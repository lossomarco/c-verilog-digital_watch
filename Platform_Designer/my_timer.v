==> flow/design.v <==
module my_timer(
clk         ,  
address     ,  
readdata        ,  
writedata        ,  
chipselect          ,  
write          ,  
reset_n				 
);
parameter DATA_WIDTH = 32 ;
parameter ADDR_WIDTH = 2 ;
parameter SUBSAMP = 50000 ;
input                  clk         ;
input [ADDR_WIDTH-1:0] address     ;
input                  chipselect          ;
input                  write          ;
input                  reset_n          ; 
input [DATA_WIDTH-1:0]  writedata       ;
output reg [DATA_WIDTH-1:0]  readdata       ;
reg [DATA_WIDTH-1:0] count;
always @ (posedge clk or negedge reset_n)
	begin
		if (reset_n==0)
			count <= 0;
		else if (count<SUBSAMP)
			count <= count + 1;
		else 
		   count <=0;
	end
always @ (posedge clk or negedge reset_n)
if (reset_n==0 ) readdata <= 0;
else  if (write) readdata <= writedata;
else if(count==1)
		readdata <= readdata + 1;
endmodule
=== Step by step through the tools: my_timer ===
Tool output for the design above, in the order of the flow.
Lines are those of the file above, counted from 1.
Operators carry their Yosys type and port widths (W data, S select, Z words).
A cell with -- has no value.

* Design top: my_timer
* Clock: clk
* Standard-cell library: sky130hd
* Timing corner: tt_025C_1v80

=== Word level ===
Counts by Yosys on the flattened word-level netlist (proc, flatten, opt, wreduce; memories kept). Register bits leave out memories and registers merged into their read ports (data or address). Print and check cells are left out. Cells with the same type and inputs are merged into one.

* Register bits: 64
* Output and inout port bits: 32
* Bits of input ports: 38

* $lt $le $gt $ge: 1
* Mux-type cells: 3
* Equality and inequality tests: 1
* Reductions and logical operators: 1
* Add/sub/neg operators: 2

{| class="wikitable"
|+ Operators by type and width
! kind !! number
|-
| $mux W32 || 3
|-
| $add A32 B1 Y32 const B || 2
|-
| $eq A32 B1 Y1 const B || 1
|-
| $lt A32 B16 Y1 const B || 1
|-
| $reduce_bool A2 Y1 || 1
|}

=== Depth ===
Depth = most cells in a row (Yosys ltp): at word level without a register or memory, in the mapped netlist without a sequential cell, where the memories' decode and read muxes count.

* Depth after elaboration: 3
* ABC_AREA: 0
* Depth in mapped cells: 8

=== Netlist ===
The flow's flattened synthesis, as Yosys stat reports it; memories are mapped. The netlist is that of the ABC_AREA named above (0 if unset); the other value can give another one.

* Flip-flops: 64
* Buffer cells: 17
* Cell area after synthesis: 0.0033395 mm²
* Mapped cells: 334

{| class="wikitable"
|+ Cells by type
! cell !! number
|-
| sky130_fd_sc_hd__dfrtp_1 || 64
|-
| sky130_fd_sc_hd__xnor2_1 || 24
|-
| sky130_fd_sc_hd__nand2_1 || 39
|-
| sky130_fd_sc_hd__nor4_1 || 18
|-
| sky130_fd_sc_hd__nor4_2 || 8
|-
| sky130_fd_sc_hd__nor2_1 || 26
|-
| sky130_fd_sc_hd__nand3_1 || 16
|-
| sky130_fd_sc_hd__mux2i_1 || 7
|-
| sky130_fd_sc_hd__o21ai_1 || 14
|-
| sky130_fd_sc_hd__xor2_1 || 8
|-
| sky130_fd_sc_hd__nand4_1 || 11
|-
| sky130_fd_sc_hd__nor4_4 || 3
|-
| sky130_fd_sc_hd__nor3_1 || 12
|-
| sky130_fd_sc_hd__and4_1 || 6
|-
| sky130_fd_sc_hd__a221o_1 || 5
|-
| sky130_fd_sc_hd__and3_1 || 8
|-
| sky130_fd_sc_hd__nor2b_1 || 7
|-
| sky130_fd_sc_hd__ha_1 || 3
|}

Not listed: further types 20, cells in them 55.

=== Timing after synthesis ===
OpenSTA on the mapped netlist: ideal clock, no wires. The path of least setup slack (recovery checks aside). Input and output delay are each 20% of the period. Register names are those of the netlist, which keeps one name where synthesis merged equal registers.

* Kind: register -> register
* Start: register count[1]
* End: register readdata[15]
* Setup slack: 1.458 ns
* Path buffers: 0
* Stages on the path: 7
* Required time: 3.274 ns
* Launch time at the first pin: 0.000 ns
* Clock period: 3.4 ns
* Delay of the path: 1.942 ns
* Arrival: 1.816 ns
* Period reached after synthesis: 1.942 ns

"delay of the path" is the arrival time less input delay plus setup time.
"stages on the path": output pins that drive a net of the path, with the launching flip-flop's if there is one; two outputs of one cell count as two.
"period reached after synthesis" is the clock period less the worst setup slack; recovery checks do not enter. This is arithmetic on one report: input and output delays are still those of the set period (20% each).
The rows between start and end are the longest chain of elaborated cells between them; the timing report does not say that the signal goes this way. Where chains are equally long, one stands for them.
A line is the first line of the expression or statement that the cell stems from. Yosys adds cells for indexed reads and writes and turns some case tables into memories.
At most two assigning lines are given for a register; there are more.

* Path through: sky130_fd_sc_hd__dfrtp_1 > sky130_fd_sc_hd__inv_1 > sky130_fd_sc_hd__ha_1 > sky130_fd_sc_hd__nor4b_4 > sky130_fd_sc_hd__nand4_4 > sky130_fd_sc_hd__or4_1 > sky130_fd_sc_hd__a221o_1
* Cells in the longest elaborated chain: 3
* Elaborated cells on any way between the ends: 4
* RTL lines with such cells: 2
* Those cells by class: eq/ne (1); mux (2); reduce/logical (1)

{| class="wikitable"
|+ RTL lines, path post-synthesis
! item !! RTL line !! source
|-
| start, declared || 20 || <nowiki>reg [DATA_WIDTH-1:0] count;</nowiki>
|-
| start, assigned || 24 || <nowiki>count <= 0;</nowiki>
|-
| start, assigned || 26 || <nowiki>count <= count + 1;</nowiki>
|-
| $eq A32 B1 Y1 || 33 || <nowiki>else if(count==1)</nowiki>
|-
| $mux W32 || 33 ||
|-
| $mux W32 || 32 || <nowiki>else  if (write) readdata <= writedata;</nowiki>
|-
| end, assigned || 32 ||
|-
| end, assigned || 34 || <nowiki>readdata <= readdata + 1;</nowiki>
|-
| end, declared || 19 || <nowiki>output reg [DATA_WIDTH-1:0]  readdata       ;</nowiki>
|}

=== Path in the finished layout ===
Path of least setup slack in the final report of run A (OpenROAD, finished layout, wires in). Where an end is a register, its clock arrival counts in the times.

* Kind: register -> register
* Start: register count[1]
* End: register readdata[24]
* Setup slack: 0.16 ns
* Stages on the path: 9
* Path buffers: 1
* Launch time at the first pin: 0.34 ns
* Required time: 2.51 ns
* Arrival: 2.35 ns
* Clock period: 2.27 ns

The rows between start and end are the longest chain of elaborated cells between them; the timing report does not say that the signal goes this way. Where chains are equally long, one stands for them.
At most two assigning lines are given for a register; there are more.

* Path through: sky130_fd_sc_hd__dfrtp_1 > sky130_fd_sc_hd__inv_1 > sky130_fd_sc_hd__ha_1 > sky130_fd_sc_hd__nor4b_4 > sky130_fd_sc_hd__nand4_4 > sky130_fd_sc_hd__buf_4 > sky130_fd_sc_hd__nor4_1 > sky130_fd_sc_hd__xor2_1 > sky130_fd_sc_hd__mux2_2
* Cells in the longest elaborated chain: 3
* Elaborated cells on any way between the ends: 4
* RTL lines with such cells: 2
* Those cells by class: eq/ne (1); mux (2); reduce/logical (1)

{| class="wikitable"
|+ RTL lines, path after layout
! item !! RTL line !! source
|-
| start, declared || 20 || <nowiki>reg [DATA_WIDTH-1:0] count;</nowiki>
|-
| start, assigned || 24 || <nowiki>count <= 0;</nowiki>
|-
| start, assigned || 26 || <nowiki>count <= count + 1;</nowiki>
|-
| $eq A32 B1 Y1 || 33 || <nowiki>else if(count==1)</nowiki>
|-
| $mux W32 || 33 ||
|-
| $mux W32 || 32 || <nowiki>else  if (write) readdata <= writedata;</nowiki>
|-
| end, assigned || 32 ||
|-
| end, assigned || 34 || <nowiki>readdata <= readdata + 1;</nowiki>
|-
| end, declared || 19 || <nowiki>output reg [DATA_WIDTH-1:0]  readdata       ;</nowiki>
|}

Data sheet: physical implementation of my_timer

Below are 2 stored runs of the flow (Yosys, OpenROAD; platform sky130hd) on my_timer, each with its settings and what was measured, unordered. Constraints: input delay and output delay 20% of the set period each, output load 0.01 pF.
"clock period reached" means the clock period less the worst setup slack. The figure is calculated, with input and output delays left at 20% of the set period.
By "time of the worst setup path" is meant the share of the clock period that the worst setup path is allowed (20% is reserved at inputs, 20% at outputs), minus its slack. Clock arrival times at its registers enter into it.
"total power after layout" is the tool's figure for a default switching activity; nothing was simulated.

=== Run A ===
{| class="wikitable"
! Setting !! Value
|-
| period_ns || 2.27
|-
| CORE_UTILIZATION || 51
|-
| PLACE_DENSITY || 0.57
|-
| CORE_ASPECT_RATIO || 1.54
|-
| CELL_PAD_IN_SITES_GLOBAL_PLACEMENT || 1
|-
| GPL_ROUTABILITY_DRIVEN || 0
|-
| CTS_CLUSTER_DIAMETER || 287
|-
| CAP_MARGIN || 20
|-
| CORE_MARGIN || 2
|-
| SLEW_MARGIN || 20
|-
! Result !! Value
|-
| Cell area after synthesis || 0.0033395 mm²
|-
| Total die area || 0.007226 mm²
|-
| Std-cell area (final layout) || 0.0044292 mm²
|-
| Final design utilization || 69.7 %
|-
| Setup slack of the critical path || 0.158 ns
|-
| Total negative slack on setup checks || 0.000 ns
|-
| Total power after layout || 2.571 mW
|-
| Clock period reached || 2.112 ns
|-
| Time of the worst setup path || 2.11 ns
|-
| Critical path type || register -> register
|}

=== Run B ===
{| class="wikitable"
! Setting !! Value
|-
| period_ns || 1.98
|-
| CORE_UTILIZATION || 17
|-
| SETUP_SLACK_MARGIN || -0.08
|-
| PLACE_DENSITY_LB_ADDON || 0.1
|-
| TNS_END_PERCENT || 20
|-
| GPL_ROUTABILITY_DRIVEN || 0
|-
| CTS_CLUSTER_DIAMETER || 299
|-
| MAX_ROUTING_LAYER || met5
|-
| CAP_MARGIN || 20
|-
| CORE_MARGIN || 2
|-
| SLEW_MARGIN || 20
|-
! Result !! Value
|-
| Cell area after synthesis || 0.0033395 mm²
|-
| Total die area || 0.0207807 mm²
|-
| Std-cell area (final layout) || 0.0055165 mm²
|-
| Final design utilization || 28.4 %
|-
| Setup slack of the critical path || -0.110 ns
|-
| Total negative slack on setup checks || -0.348 ns
|-
| Total power after layout || 4.032 mW
|-
| Clock period reached || 2.090 ns
|-
| Time of the worst setup path || 2.09 ns
|-
| Critical path type || register -> register
|}
