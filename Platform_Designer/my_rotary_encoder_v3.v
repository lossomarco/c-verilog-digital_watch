==> flow/design.v <==
module my_rotary_encoder(
clk         ,  
address     ,  
readdata        ,  
writedata        ,  
chipselect          ,  
write          ,  
reset_n		,		 
data1,
data2,
data1_reg,
data2_reg
);
parameter DATA_WIDTH = 32 ;
parameter ADDR_WIDTH = 4 ;
parameter SUBSAMP = 12 ;
input                  clk         ;
input [ADDR_WIDTH-1:0] address     ;
input                  chipselect          ;
input                  write          ;
input                  reset_n          ; 
input [DATA_WIDTH-1:0]  writedata       ;
input							data1;
input							data2;
output reg data1_reg       ;
output reg data2_reg       ;
output reg [DATA_WIDTH-1:0]  readdata       ;
reg data1_delayed, data2_delayed;
reg [SUBSAMP-1:0] count;
always @(posedge clk) count=count+1;
always @(posedge clk) if (count==0) data1_reg <= data1; 
always @(posedge clk) if (count==0) data2_reg <= data2; 
always @(posedge clk)  data1_delayed<=data1_reg; 
always @(posedge clk)  data2_delayed<=data2_reg; 
wire readdata_enable = data1_delayed ^ data1_reg ^ data2_delayed ^ data2_reg;
wire readdata_direction = data1_reg ^ data2_delayed;
always @ (posedge clk or negedge reset_n)
if (reset_n==0 ) readdata <= 0;
else  if (write) readdata <= writedata;
else if(readdata_enable)
		readdata <= readdata + (readdata_direction ? 1 : -1);
endmodule
# From RTL to reports: my_rotary_encoder
# Tool output for the design above, in the order of the flow.
# Lines are those of the file above, counted from 1.
# Operators: Yosys type, input widths -> output width; for muxes data width and select width s.
# Not given: --
# inputs
top_module,my_rotary_encoder
clock,clk
library,sky130hd
corner,tt_025C_1v80

# Word-level counts
# Counts by Yosys on the flattened word-level netlist (proc, flatten, opt, wreduce; memories kept). Register bits leave out memories and registers merged into their read ports (data or address). Print and check cells are left out. Cells with the same type and inputs are merged into one.
# bits
in_bits,42
out_inout_bits,34
register_bits,48
word_cells,17
# classes
muxes,3
bitwise,4
addsub,2
n_reduce_logical,2
# op_table
cell,count
$mux 32,3
$add 32x32->32,1
$add 12x1->12 const B,1
$logic_not 12->1,1
$xor 1x1->1,4
$reduce_bool 2->1,1

# Depth
# Longest topological path by Yosys (ltp), each cell counted once; first at word level (registers and memories cut), then after technology mapping (sequential cells cut; the memories' decode and read muxes count).
# logic_depth
ltp_word,5
ABC_AREA,0
ltp_mapped,12

# After synthesis
# Source: synth_stat.txt of the flow (Yosys; design flattened, memories mapped). It holds for the ABC_AREA given above (unset counts as 0); a run with the other value may have another netlist.
# The area totals of this step are shown rounded.
# by_type
cell,count,type_area_um2
sky130_fd_sc_hd__dfrtp_1,32,800.768
sky130_fd_sc_hd__dfxtp_1,14,280.269
sky130_fd_sc_hd__xnor2_1,26,227.718
sky130_fd_sc_hd__nand2_1,51,191.434
sky130_fd_sc_hd__o21ai_0,29,145.139
sky130_fd_sc_hd__mux2i_1,14,140.134
sky130_fd_sc_hd__nor2_1,37,138.883
sky130_fd_sc_hd__nand3_1,27,135.13
sky130_fd_sc_hd__nand4_1,21,131.376
sky130_fd_sc_hd__or4_1,17,127.622
sky130_fd_sc_hd__nor4_1,19,118.864
sky130_fd_sc_hd__nor3_1,23,115.11
sky130_fd_sc_hd__clkbuf_1,27,101.347
sky130_fd_sc_hd__xor2_1,8,70.067
sky130_fd_sc_hd__or3_1,10,62.56
sky130_fd_sc_hd__edfxtp_1,2,60.058
sky130_fd_sc_hd__a21oi_1,11,55.053
sky130_fd_sc_hd__and4_1,6,52.55
# Other cell types: 56; their cells: 124.
# synth_totals
mapped_cells,498
buffers,41
seq_area_um2,1140
mapped_area_um2,3950
ff_cells,48

# Path before layout
# Path of least setup slack by OpenSTA after synthesis, without wires, with an ideal clock, recovery checks aside; 20% of the period is set as input and as output delay. Where synthesis merged equal registers, the netlist keeps one of their names.
# synth_timing
path_type,register to register
from,register data1_reg
to,register readdata[24]
required_ns,4.181
stages,13
tclk_ns,4.31
setup_ns,0.129
arrival_time_ns,3.043
delay_ns,3.172
slack_ns,1.138
t_first_pin_ns,0.000
synth_period_reached_ns,3.172
# "delay_ns" is the arrival time less input delay plus setup time.
# "stages" counts driving pins, that of a launching flip-flop among them; a cell with two outputs on the path counts twice.
# "synth_period_reached_ns" = period - worst setup slack (recovery checks aside). The figure is calculated, with input and output delays left at 20% of the set period.
# Between the ends stands the longest chain of elaborated cells between them, by number of cells; it is not shown to be the way that was timed. Of several equally long chains one is given.
# A line is the first line of the expression or statement that the cell stems from. Yosys adds cells for indexed reads and writes and turns some case tables into memories.
# At most two assigning lines are given for a register; there are more.
# synth_via
path_cell_list,sky130_fd_sc_hd__edfxtp_1 sky130_fd_sc_hd__xor2_2 sky130_fd_sc_hd__buf_6 sky130_fd_sc_hd__buf_6 sky130_fd_sc_hd__clkbuf_1 sky130_fd_sc_hd__xnor2_1 sky130_fd_sc_hd__ha_1 sky130_fd_sc_hd__and4_1 sky130_fd_sc_hd__nand4_1 sky130_fd_sc_hd__a222oi_1 sky130_fd_sc_hd__mux2i_1 sky130_fd_sc_hd__xor2_1 sky130_fd_sc_hd__o21ai_1
elab_chain_cells,5
# synth_lines
item,line_no,source
start: declaration,25,output reg data1_reg       ;
start: assignment,31,always @(posedge clk) if (count==0) data1_reg <= data1;
$xor 1x1->1,36,wire readdata_direction = data1_reg ^ data2_delayed;
$mux 32,41,readdata <= readdata + (readdata_direction ? 1 : -1);
$add 32x32->32,41,
$mux 32,40,else if(readdata_enable)
$mux 32,39,else  if (write) readdata <= writedata;
end: assignment,39,
end: assignment,41,
end: declaration,27,output reg [DATA_WIDTH-1:0]  readdata       ;

# Timing after layout
# Path of least setup slack in the final report of run 1 (OpenROAD, finished layout, wires in). Where an end is a register, its clock arrival counts in the times.
# layout_timing
path_type,register to register
from,register data1_reg
to,register readdata[24]
stages,10
tclk_ns,3.44
required_ns,3.63
setup_ns,0.12
slack_ns,0.45
arrival_time_ns,3.18
t_first_pin_ns,0.31
# Between the ends stands the longest chain of elaborated cells between them, by number of cells; it is not shown to be the way that was timed. Of several equally long chains one is given.
# At most two assigning lines are given for a register; there are more.
# layout_via
path_cell_list,sky130_fd_sc_hd__edfxtp_1 sky130_fd_sc_hd__xor2_4 sky130_fd_sc_hd__xnor2_1 sky130_fd_sc_hd__ha_1 sky130_fd_sc_hd__and4_1 sky130_fd_sc_hd__nand4_1 sky130_fd_sc_hd__a222oi_1 sky130_fd_sc_hd__mux2i_1 sky130_fd_sc_hd__xor2_1 sky130_fd_sc_hd__o21ai_1
elab_chain_cells,5
# layout_lines
item,line_no,source
start: declaration,25,output reg data1_reg       ;
start: assignment,31,always @(posedge clk) if (count==0) data1_reg <= data1;
$xor 1x1->1,36,wire readdata_direction = data1_reg ^ data2_delayed;
$mux 32,41,readdata <= readdata + (readdata_direction ? 1 : -1);
$add 32x32->32,41,
$mux 32,40,else if(readdata_enable)
$mux 32,39,else  if (write) readdata <= writedata;
end: assignment,39,
end: assignment,41,
end: declaration,27,output reg [DATA_WIDTH-1:0]  readdata       ;

# Flow measurements of my_rotary_encoder on sky130hd: 2 stored runs with different settings, listed in no order. Input and output delays are each 20% of the period that was set; the output load is 0.01 pF.
# By "achieved_period_ns" is meant the clock period of the run minus its worst setup slack. This is arithmetic on one report: input and output delays are still those of the set period (20% each).
# "fin_power_uw" is the tool's figure for a default switching activity; nothing was simulated.
# The measured numbers are rounded.
# Among the settings, n/a means not set for that run.
item,run 1,run 2
period_ns,3.44,1.91
CORE_UTILIZATION,42,40
CAP_MARGIN,20,20
CORE_MARGIN,2,7
SLEW_MARGIN,20,35
PLACE_DENSITY_LB_ADDON,n/a,0.02
HOLD_SLACK_MARGIN,n/a,0.27
CELL_PAD_IN_SITES_GLOBAL_PLACEMENT,n/a,1
TNS_END_PERCENT,n/a,75
ABC_AREA,n/a,1
GPL_TIMING_DRIVEN,n/a,1
GPL_ROUTABILITY_DRIVEN,n/a,1
MAX_ROUTING_LAYER,n/a,met4
tns_ns,0.000,-6.18
setup_worst_slack_ns,0.450,-0.325
ys_area_um2,3950,4320
fin_power_uw,1420,3300
achieved_period_ns,2.990,2.235
utilization_pct,51.9,63.5
total_die_area_um2,10200,13900
