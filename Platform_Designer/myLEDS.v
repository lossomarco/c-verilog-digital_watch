==> flow/design.v <==
module myLEDS (
                      address,
                      chipselect,
                      clk,
                      reset_n,
                      write_n,
                      writedata,
                      out_port,
                      readdata
                   )
;
  output  [  9: 0] out_port;
  output  [ 31: 0] readdata;
  input   [  1: 0] address;
  input            chipselect;
  input            clk;
  input            reset_n;
  input            write_n;
  input   [ 31: 0] writedata;
wire             clk_en;
reg     [  9: 0] data_out;
wire    [  9: 0] out_port;
wire    [  9: 0] read_mux_out;
wire    [ 31: 0] readdata;
  assign clk_en = 1;
  assign read_mux_out = {10 {(address == 0)}} & data_out;
  always @(posedge clk or negedge reset_n)
    begin
      if (reset_n == 0)
          data_out <= 10'b1111111111;
      else if (chipselect && ~write_n && (address == 0))
          data_out <= writedata[31 : 22];
    end
  assign readdata = ~{32'b0 | read_mux_out};
  assign out_port = data_out;
endmodule
# Step by step through the tools: myLEDS
# The steps from the RTL of myLEDS to its reports follow in flow order.
# Lines are those of the file above, counted from 1.
# Operators: Yosys type, input widths -> output width; for muxes data width and select width s.
# Library cell names are shortened.
# A cell with -- has no value.
[setup]
design = "myLEDS"
clock_port = "clk"
cell_library = "sky130hd"
corner = "tt_025C_1v80"

# After elaboration
# Counts by Yosys on the flattened word-level netlist (proc, flatten, opt, wreduce; memories kept). Register bits leave out memories and registers merged into their read ports (data or address); mux counts leave out enables and synchronous resets folded into registers. Print and check cells are left out. Cells with the same type and inputs are merged into one.
[word_totals]
reg_bits = 10
input_bits = 38
out_inout_bits = 42
word_cells = 7
[op_classes]
n_logic = 3
reduce_logical = 3
[ops]
columns = ["cell", "count"]
rows = [
  ["$not 10->32", 1],
  ["$and 10x10->10", 1],
  ["$logic_and 1x1->1", 2],
  ["$logic_not 2->1", 1],
  ["$not 1->1", 1],
]

# Logic depth
# Longest topological path by Yosys (ltp), each cell counted once; first at word level (registers and memories cut), then after technology mapping (sequential cells cut; the memories' decode and read muxes count).
[depth]
depth_word = 3
ABC_AREA = 0
mapped_depth = 3
mapped_depth_nobuf = 2

# After synthesis
# The flow's flattened synthesis, as Yosys stat reports it; memories are mapped. The netlist is that of the ABC_AREA named above (0 if unset); the other value can give another one.
[mapped]
stdcells = 56
synth_area_um2 = 608.1
seqArea_um2 = 262.8
flip_flops = 10
buffers = 23
[types]
columns = ["cell_type", "count", "area_total_um2"]
rows = [
  ["dfstp_2", 10, 262.752],
  ["buf_4", 23, 172.666],
  ["mux2_2", 10, 112.608],
  ["nand2_1", 10, 37.536],
  ["nor4b_2", 1, 15.014],
  ["conb_1", 1, 3.754],
  ["nor2_1", 1, 3.754],
]

# Path before layout
# OpenSTA on the mapped netlist: ideal clock, no wires. The path of least setup slack (recovery checks aside). Input and output delay are each 20% of the period. Register names are those of the netlist, which keeps one name where synthesis merged equal registers.
[synth_path]
path_kind = "input-to-reg"
startpoint = "in address[1]"
endpoint = "reg data_out[0]"
clock_period_ns = 1.43
in_delay_ns = 0.286
setup_ns = 0.082
t_first_pin_ns = 0.286
arrival_ns = 1.053
required_time_ns = 1.348
path_slack_ns = 0.295
path_delay_ns = 0.849
stages = 3
n_path_buf = 1
synth_period_reached_ns = 1.135
# "path_delay_ns" = arrival - input delay + setup time.
# "stages": output pins that drive a net of the path, with the launching flip-flop's if there is one; two outputs of one cell count as two.
# "synth_period_reached_ns" is the clock period less the worst setup slack; recovery checks do not enter. This is arithmetic on one report: input and output delays are still those of the set period (20% each).
# Between the ends stands the longest chain of elaborated cells between them, by number of cells; it is not shown to be the way that was timed. Of several equally long chains one is given.
# Each line given opens the expression or statement behind the cell; cells for indexed reads and writes are added by Yosys, which also makes memories of some case tables.
[synth_between]
path_cell_list = "nor4b_2 > buf_4 > mux2_2"
elab_chain_len = 2
cone_cells = 2
cone_classes = "2 x reduce/logical"
[synth_lines]
columns = ["element", "line_no", "rtl"]
rows = [
  ["start, declared", 14, "input   [  1: 0] address;"],
  ["$logic_not 2->1", 31, "else if (chipselect && ~write_n && (address == 0))"],
  ["$logic_and 1x1->1", 31, ""],
  ["end, assigned", 30, "data_out <= 10'b1111111111;"],
  ["end, assigned", 32, "data_out <= writedata[31 : 22];"],
  ["end, declared", 21, "reg     [  9: 0] data_out;"],
]

# Path in the finished layout
# From the final timing report of flow run B: the path of least setup slack in the routed layout; clock arrival at registers is part of the times.
[layout_path]
path_kind = "reg-to-output"
startpoint = "reg data_out[7]"
endpoint = "out readdata[7]"
clock_period_ns = 0.734
output_delay_ns = 0.15
t_first_pin_ns = 0.23
arrival_ns = 0.96
required_time_ns = 0.59
path_slack_ns = -0.37
stages = 3
n_path_buf = 1
# Between the ends stands the longest chain of elaborated cells between them, by number of cells; it is not shown to be the way that was timed. Of several equally long chains one is given.
[layout_between]
path_cell_list = "dfstp_2 > nand2_2 > buf_6"
elab_chain_len = 2
cone_cells = 2
cone_lines = 2
cone_classes = "2 x logic"
[layout_lines]
columns = ["element", "line_no", "rtl"]
rows = [
  ["start, declared", 21, "reg     [  9: 0] data_out;"],
  ["start, assigned", 30, "data_out <= 10'b1111111111;"],
  ["start, assigned", 32, "data_out <= writedata[31 : 22];"],
  ["$and 10x10->10", 26, "assign read_mux_out = {10 {(address == 0)}} & data_out;"],
  ["$not 10->32", 34, "assign readdata = ~{32'b0 | read_mux_out};"],
  ["end, declared", 13, "output  [ 31: 0] readdata;"],
]

# Top module myLEDS; platform sky130hd; tools Yosys and OpenROAD; 2 stored runs in no particular order. Input and output delays are each 20% of the period that was set; the output load is 0.01 pF.
# "achieved_period_ns" is the run's clock period less its worst setup slack. It is reckoned from that one timing run; input and output delays stay at 20% of the period that was set.
# "worst_setup_path_time_ns" is the time allowed to the run's worst setup path (the clock period less input and output delay, where it has them) less its slack. Clock arrival times count: a late capture clock shortens it, a late launch clock lengthens it.
# "power_mw": no workload was simulated; the value follows from the tool's default switching activity.

[[run]]
name = "flow run A"
[run.settings]
period_ns = 1.1
CORE_UTILIZATION = 63
CAP_MARGIN = 20
CORE_MARGIN = 2
SLEW_MARGIN = 20
[run.results]
outcome = "no final report: placement broke off with GPL-0301"

[[run]]
name = "flow run B"
[run.settings]
period_ns = 0.734
CORE_UTILIZATION = 16
SETUP_SLACK_MARGIN = -0.04
PLACE_DENSITY_LB_ADDON = 0.09
HOLD_SLACK_MARGIN = 0.0
CELL_PAD_IN_SITES_GLOBAL_PLACEMENT = 3
CELL_PAD_IN_SITES_DETAIL_PLACEMENT = 1
TNS_END_PERCENT = 60
CTS_CLUSTER_SIZE = 27
CTS_CLUSTER_DIAMETER = 339
SLEW_MARGIN = 30
MAX_ROUTING_LAYER = "met4"
CAP_MARGIN = 20
CORE_MARGIN = 2
[run.results]
worst_setup_path_time_ns = 0.96
critical_path_kind = "reg-to-output"
final_stdcell_area_um2 = 1113.6
timing.setup.tns_ns = -9.239
synth_chip_area_um2 = 608.1
finish.utilization_pct = 30.4
worstSetupSlack_ns = -0.375
total_die_area_um2 = 4309.9
achieved_period_ns = 1.109
power_mw = 2.327
